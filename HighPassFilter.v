==> flow/design.v <==
module HighPassFilter(
input clk,
input rst,
input AUD_BCLK,
input AUD_DACLRCK,
input AUD_ADCLRCK,
input [31:0]audioIn,
output reg [31:0]audioOut
);
reg [31:0]lastAudioIn;
wire signed [31:0]leftAudio = { {16{audioIn[31]}}, audioIn[31:16]};
reg signed [256:0]delayedLeft;
reg signed [31:0]filtLeft;
wire signed [31:0]rightAudio = { {16{audioIn[15]}}, audioIn[15:0]};
reg signed [256:0]delayedRight;
reg signed [31:0]filtRight;
parameter n0 = 32'd17706,
			 n1 = 32'd43962,
			 n2 = 32'd39260,
			 n3 = 32'd04301,
			 n4 = 32'd32463,
			 den = 32'd10000;
assign		 b0 = n0/den;
assign		 b1 = n1/den;
assign		 b2 = n2/den;
assign		 b3 = n3/den;
assign		 b4 = n4/den;
always @(*)
begin
	audioOut[31:16] = filtLeft[15:0];
	audioOut[15:0] =  filtRight[15:0];
end
always @(posedge AUD_BCLK)
begin
	if (AUD_DACLRCK == 1)
		begin
			delayedLeft[255:224] <= delayedLeft[223:192];  
			delayedRight[255:224] <= delayedRight[223:192];
			delayedLeft[223:192] <= delayedLeft[191:160];  
			delayedRight[223:192] <= delayedRight[191:160];
			delayedLeft[191:160] <= delayedLeft[159:128];  
			delayedRight[191:160] <= delayedRight[159:128];
			delayedLeft[159:128] <= delayedLeft[127:96];  
			delayedRight[159:128] <= delayedRight[127:96];
			delayedLeft[127:96] <= delayedLeft[95:64];  
			delayedRight[127:96] <= delayedRight[95:64];
			delayedLeft[95:64] <= delayedLeft[63:32];  
			delayedRight[95:64] <= delayedRight[63:32];
			delayedLeft[63:32] <= delayedLeft[31:0];  
			delayedRight[63:32] <= delayedRight[31:0];
			delayedLeft[31:0] <= leftAudio;  
			delayedRight[31:0] <= rightAudio;
		end
end
always @(posedge AUD_BCLK)
begin
	if (AUD_DACLRCK == 1)
		begin
			filtLeft <= (b1*$signed(delayedLeft[31:0]) - b0*$signed(leftAudio) - b2*$signed(delayedLeft[63:32]) - b3*$signed(delayedLeft[95:64]) + b4*$signed(delayedLeft[127:96]) - b3*$signed(delayedLeft[159:128]) - b2*$signed(delayedLeft[191:160]) + b1*$signed(delayedLeft[223:192]) - b0*$signed(delayedLeft[255:224]));			
			filtRight <= (b1*$signed(delayedRight[31:0]) - b0*$signed(rightAudio) - b2*$signed(delayedRight[63:32]) - b3*$signed(delayedRight[95:64]) + b4*$signed(delayedRight[127:96]) - b3*$signed(delayedRight[159:128]) - b2*$signed(delayedRight[191:160]) + b1*$signed(delayedRight[223:192]) - b0*$signed(delayedRight[255:224]));
		end
end
endmodule
* Step by step through the tools: HighPassFilter
Tool output for the design above, in the order of the flow.
Line numbers count from 1 in the design file above.
The mark -- stands for no value.
- Top module :: HighPassFilter
- Clock port :: AUD_BCLK
- Library :: sky130hd
- Timing corner :: tt_025C_1v80

* Word-level counts
Counts by Yosys on the flattened word-level netlist (proc, flatten, opt, wreduce; memories kept). Register bits leave out memories and registers merged into their read ports (data or address); mux counts leave out enables and synchronous resets folded into registers. Print and check cells are left out. Cells with the same type and inputs are merged into one.
- Bits in registers :: 288
- Input bits :: 37
- Word-level cells :: 28
- $add $sub $neg :: 10
** Operators with widths (count)
- 16-bit subtractor :: 6
- 1-bit by 16-bit subtractor with 16-bit output with constant A :: 2
- 16-bit adder :: 2

* Logic depth
Depth = most cells in a row (Yosys ltp): at word level without a register or memory, in the mapped netlist without a sequential cell, where the memories' decode and read muxes count.
- Word-level depth :: 5
- ABC_AREA :: 0
- Mapped depth :: 13

* Mapped cells and area
Yosys stat after the flow's synthesis: flattened, memories mapped to cells. It holds for the ABC_AREA given above (unset counts as 0); a run with the other value may have another netlist.
The area totals of this step are shown rounded.
- Flip-flop cells :: 288
- Synthesis area :: 0.013 mm2
- Buffers :: 5
- Mapped cells :: 816
** Cells by type
- sky130_fd_sc_hd__edfxtp_1 :: count 288, area in all 8.65E+03 um2
- sky130_fd_sc_hd__fa_1 :: count 90, area in all 1.8E+03 um2
- sky130_fd_sc_hd__inv_1 :: count 214, area in all 803.27 um2
- sky130_fd_sc_hd__ha_1 :: count 34, area in all 425.408 um2
- sky130_fd_sc_hd__xnor2_1 :: count 26, area in all 227.718 um2
- sky130_fd_sc_hd__a21oi_1 :: count 27, area in all 135.13 um2
- sky130_fd_sc_hd__xor2_1 :: count 10, area in all 87.584 um2
- sky130_fd_sc_hd__nand2_1 :: count 19, area in all 71.318 um2
- sky130_fd_sc_hd__o21ai_0 :: count 14, area in all 70.067 um2
- sky130_fd_sc_hd__nor2_1 :: count 13, area in all 48.797 um2
- sky130_fd_sc_hd__a211oi_1 :: count 6, area in all 45.043 um2
- sky130_fd_sc_hd__a21o_1 :: count 6, area in all 45.043 um2
- sky130_fd_sc_hd__o211ai_1 :: count 6, area in all 45.043 um2
- sky130_fd_sc_hd__nand3_1 :: count 7, area in all 35.034 um2
- sky130_fd_sc_hd__nor3_1 :: count 6, area in all 30.029 um2
- sky130_fd_sc_hd__nor2b_1 :: count 4, area in all 25.024 um2
- sky130_fd_sc_hd__or2_2 :: count 4, area in all 25.024 um2
- sky130_fd_sc_hd__a2111oi_0 :: count 2, area in all 17.517 um2
Other cell types: 30; their cells: 40.

* Path before layout
Source: OpenSTA report_checks on the synthesized netlist (no wires, ideal clock, input and output delay 20% of the period each), path of least setup slack; recovery checks are left aside. Register names are those of the netlist, which keeps one name where synthesis merged equal registers.
- Path type :: input-to-reg
- Start point :: in audioIn[8]
- End point :: reg filtRight[15]
- Stages on the path :: 13
- Data required time :: 6082 ps
- Slack :: 1824 ps
- Input delay :: 1268 ps
- Clock period :: 6340 ps
- Delay of the path :: 3249 ps
- Data arrival time :: 4259 ps
- Buffers on the path :: 1
- Synthesis period reached :: 4516 ps
"delay of the path" is the arrival time less input delay plus setup time.
"stages on the path": output pins that drive a net of the path, with the launching flip-flop's if there is one; two outputs of one cell count as two.
"synthesis period reached" is the clock period less the worst setup slack; recovery checks do not enter. This is arithmetic on one report: input and output delays are still those of the set period (20% each).
The rows between start and end are the longest chain of elaborated cells between them; the timing report does not say that the signal goes this way. Where chains are equally long, one stands for them.
A line is the first line of the expression or statement that the cell stems from. Yosys adds cells for indexed reads and writes and turns some case tables into memories.
- Cell sequence :: sky130_fd_sc_hd__inv_1 -> sky130_fd_sc_hd__fa_1 -> sky130_fd_sc_hd__inv_1 -> sky130_fd_sc_hd__fa_1 -> sky130_fd_sc_hd__fa_1 -> sky130_fd_sc_hd__inv_1 -> sky130_fd_sc_hd__ha_1 -> sky130_fd_sc_hd__buf_6 -> sky130_fd_sc_hd__a21o_1 -> sky130_fd_sc_hd__a311oi_2 -> sky130_fd_sc_hd__a21oi_1 -> sky130_fd_sc_hd__or3b_1 -> sky130_fd_sc_hd__xnor2_1
- Cells in the longest elaborated chain :: 5
** Ends and longest elaborated chain, after synthesis
- start: declaration :: line 7 : input [31:0]audioIn,
- 1-bit by 16-bit subtractor with 16-bit output :: line 60 : filtRight <= (b1*$signed(delayedRight[31:0]) - b0*$signed(rightAudio) - b2*$signed(delayedRight[63:32]) - b3*$ ...
- 16-bit subtractor :: line 60
- 16-bit adder :: line 60
- 16-bit subtractor x2 :: line 60
- end: assignment :: line 60

* Timing after layout
Path of least setup slack in the final report of run 2 (OpenROAD, finished layout, wires in). Where an end is a register, its clock arrival counts in the times.
The report prints the path's times to 10 ps; the period is as set.
- Path type :: input-to-reg
- Start point :: in audioIn[24]
- End point :: reg filtLeft[14]
- Buffers on the path :: 1
- Slack :: 110 ps
- Data arrival time :: 4310 ps
- Stages on the path :: 13
- Data required time :: 4420 ps
- Input delay :: 830 ps
- Clock period :: 4170 ps
The rows between start and end are the longest chain of elaborated cells between them; the timing report does not say that the signal goes this way. Where chains are equally long, one stands for them.
- Cell sequence :: sky130_fd_sc_hd__clkdlybuf4s50_1 -> sky130_fd_sc_hd__inv_1 -> sky130_fd_sc_hd__fa_1 -> sky130_fd_sc_hd__inv_1 -> sky130_fd_sc_hd__fa_1 -> sky130_fd_sc_hd__fa_1 -> sky130_fd_sc_hd__inv_1 -> sky130_fd_sc_hd__ha_4 -> sky130_fd_sc_hd__o211ai_1 -> sky130_fd_sc_hd__o211ai_1 -> sky130_fd_sc_hd__a21oi_1 -> sky130_fd_sc_hd__or2_2 -> sky130_fd_sc_hd__a211o_1
- Cells in the longest elaborated chain :: 5
** Ends and longest elaborated chain, post-layout
- start: declaration :: line 7 : input [31:0]audioIn,
- 1-bit by 16-bit subtractor with 16-bit output :: line 59 : filtLeft <= (b1*$signed(delayedLeft[31:0]) - b0*$signed(leftAudio) - b2*$signed(delayedLeft[63:32]) - b3*$sign ...
- 16-bit subtractor :: line 59
- 16-bit adder :: line 59
- 16-bit subtractor x2 :: line 59
- end: assignment :: line 59

Subject: HighPassFilter on sky130hd, stored results

Hello all,

Record of 2 stored runs of the RTL-to-layout flow on HighPassFilter, platform sky130hd. The runs are unordered. Constraints: input delay and output delay 20% of the set period each, output load 0.01 pF.
By "achieved clock period" is meant the clock period of the run minus its worst setup slack. This is arithmetic on one report: input and output delays are still those of the set period (20% each).
"time of the worst setup path" means the part of the period allowed to the worst setup path (the constraints hold back 20% at inputs and 20% at outputs) less its slack; where the path has registers, the arrival times of their clocks count too.
By "total power after layout" is meant OpenSTA's value without simulated activity: inputs other than the clock are taken to toggle once in ten clock periods, and the tool carries that through the logic.
"time of the worst setup path" is known to 10 ps.
Measured values are rounded.

* Run 1
** Files
==> flow/run.sh <==
#!/bin/bash
# the make line also repeats the synthesis and layout settings of config.mk as NAME=value (left out here)
make -C /OpenROAD-flow-scripts/flow DESIGN_CONFIG=/design/flow/config.mk WORK_HOME=/design/flow/orfs CLKGATE_MAP_FILE= finish
==> flow/config.mk <==
export PLATFORM = sky130hd
export DESIGN_NAME = HighPassFilter
export DESIGN_NICKNAME = HighPassFilter
export VERILOG_FILES = /design/flow/design.v
export SDC_FILE = /design/flow/constraint.sdc
export NUM_CORES = 4
export LEC_CHECK = 0
export CAP_MARGIN = 20
export CELL_PAD_IN_SITES_DETAIL_PLACEMENT = 1
export CELL_PAD_IN_SITES_GLOBAL_PLACEMENT = 3
export CORE_ASPECT_RATIO = 0.64
export CORE_MARGIN = 4
export CORE_UTILIZATION = 70
export PLACE_DENSITY_LB_ADDON = 0.01
export SETUP_SLACK_MARGIN = 0.34
export SLEW_MARGIN = 35
==> flow/constraint.sdc <==
create_clock -name core_clock -period 2.42 [get_ports {AUD_BCLK}]
set_input_delay 0.4840 -clock core_clock [delete_from_list [all_inputs] [get_ports {AUD_BCLK}]]
set_output_delay 0.4840 -clock core_clock [all_outputs]
set_load 0.01 [all_outputs]
** Results
Stopped before the end: placement reported FLW-0024.

* Run 2
** Files
==> flow/run.sh <==
#!/bin/bash
# the make line also repeats the synthesis and layout settings of config.mk as NAME=value (left out here)
make -C /OpenROAD-flow-scripts/flow DESIGN_CONFIG=/design/flow/config.mk WORK_HOME=/design/flow/orfs CLKGATE_MAP_FILE= finish
==> flow/config.mk <==
export PLATFORM = sky130hd
export DESIGN_NAME = HighPassFilter
export DESIGN_NICKNAME = HighPassFilter
export VERILOG_FILES = /design/flow/design.v
export SDC_FILE = /design/flow/constraint.sdc
export NUM_CORES = 4
export LEC_CHECK = 0
export CAP_MARGIN = 20
export CORE_MARGIN = 2
export CORE_UTILIZATION = 40
export SLEW_MARGIN = 20
==> flow/constraint.sdc <==
create_clock -name core_clock -period 4.17 [get_ports {AUD_BCLK}]
set_input_delay 0.8340 -clock core_clock [delete_from_list [all_inputs] [get_ports {AUD_BCLK}]]
set_output_delay 0.8340 -clock core_clock [all_outputs]
set_load 0.01 [all_outputs]
** Results
- Chip area in the Yosys report :: 0.013 mm2
- Area of the die :: 0.034 mm2
- Standard-cell area after layout :: 0.016 mm2
- Final design utilization :: 0.51
- Lowest setup slack :: 110 ps
- Setup total negative slack :: 0 ps
- Worst hold slack :: 410 ps
- Total power after layout :: 10 mW
- Achieved clock period :: 4057 ps
- Time of the worst setup path :: 3220 ps
- Critical path kind :: input-to-reg

Thanks
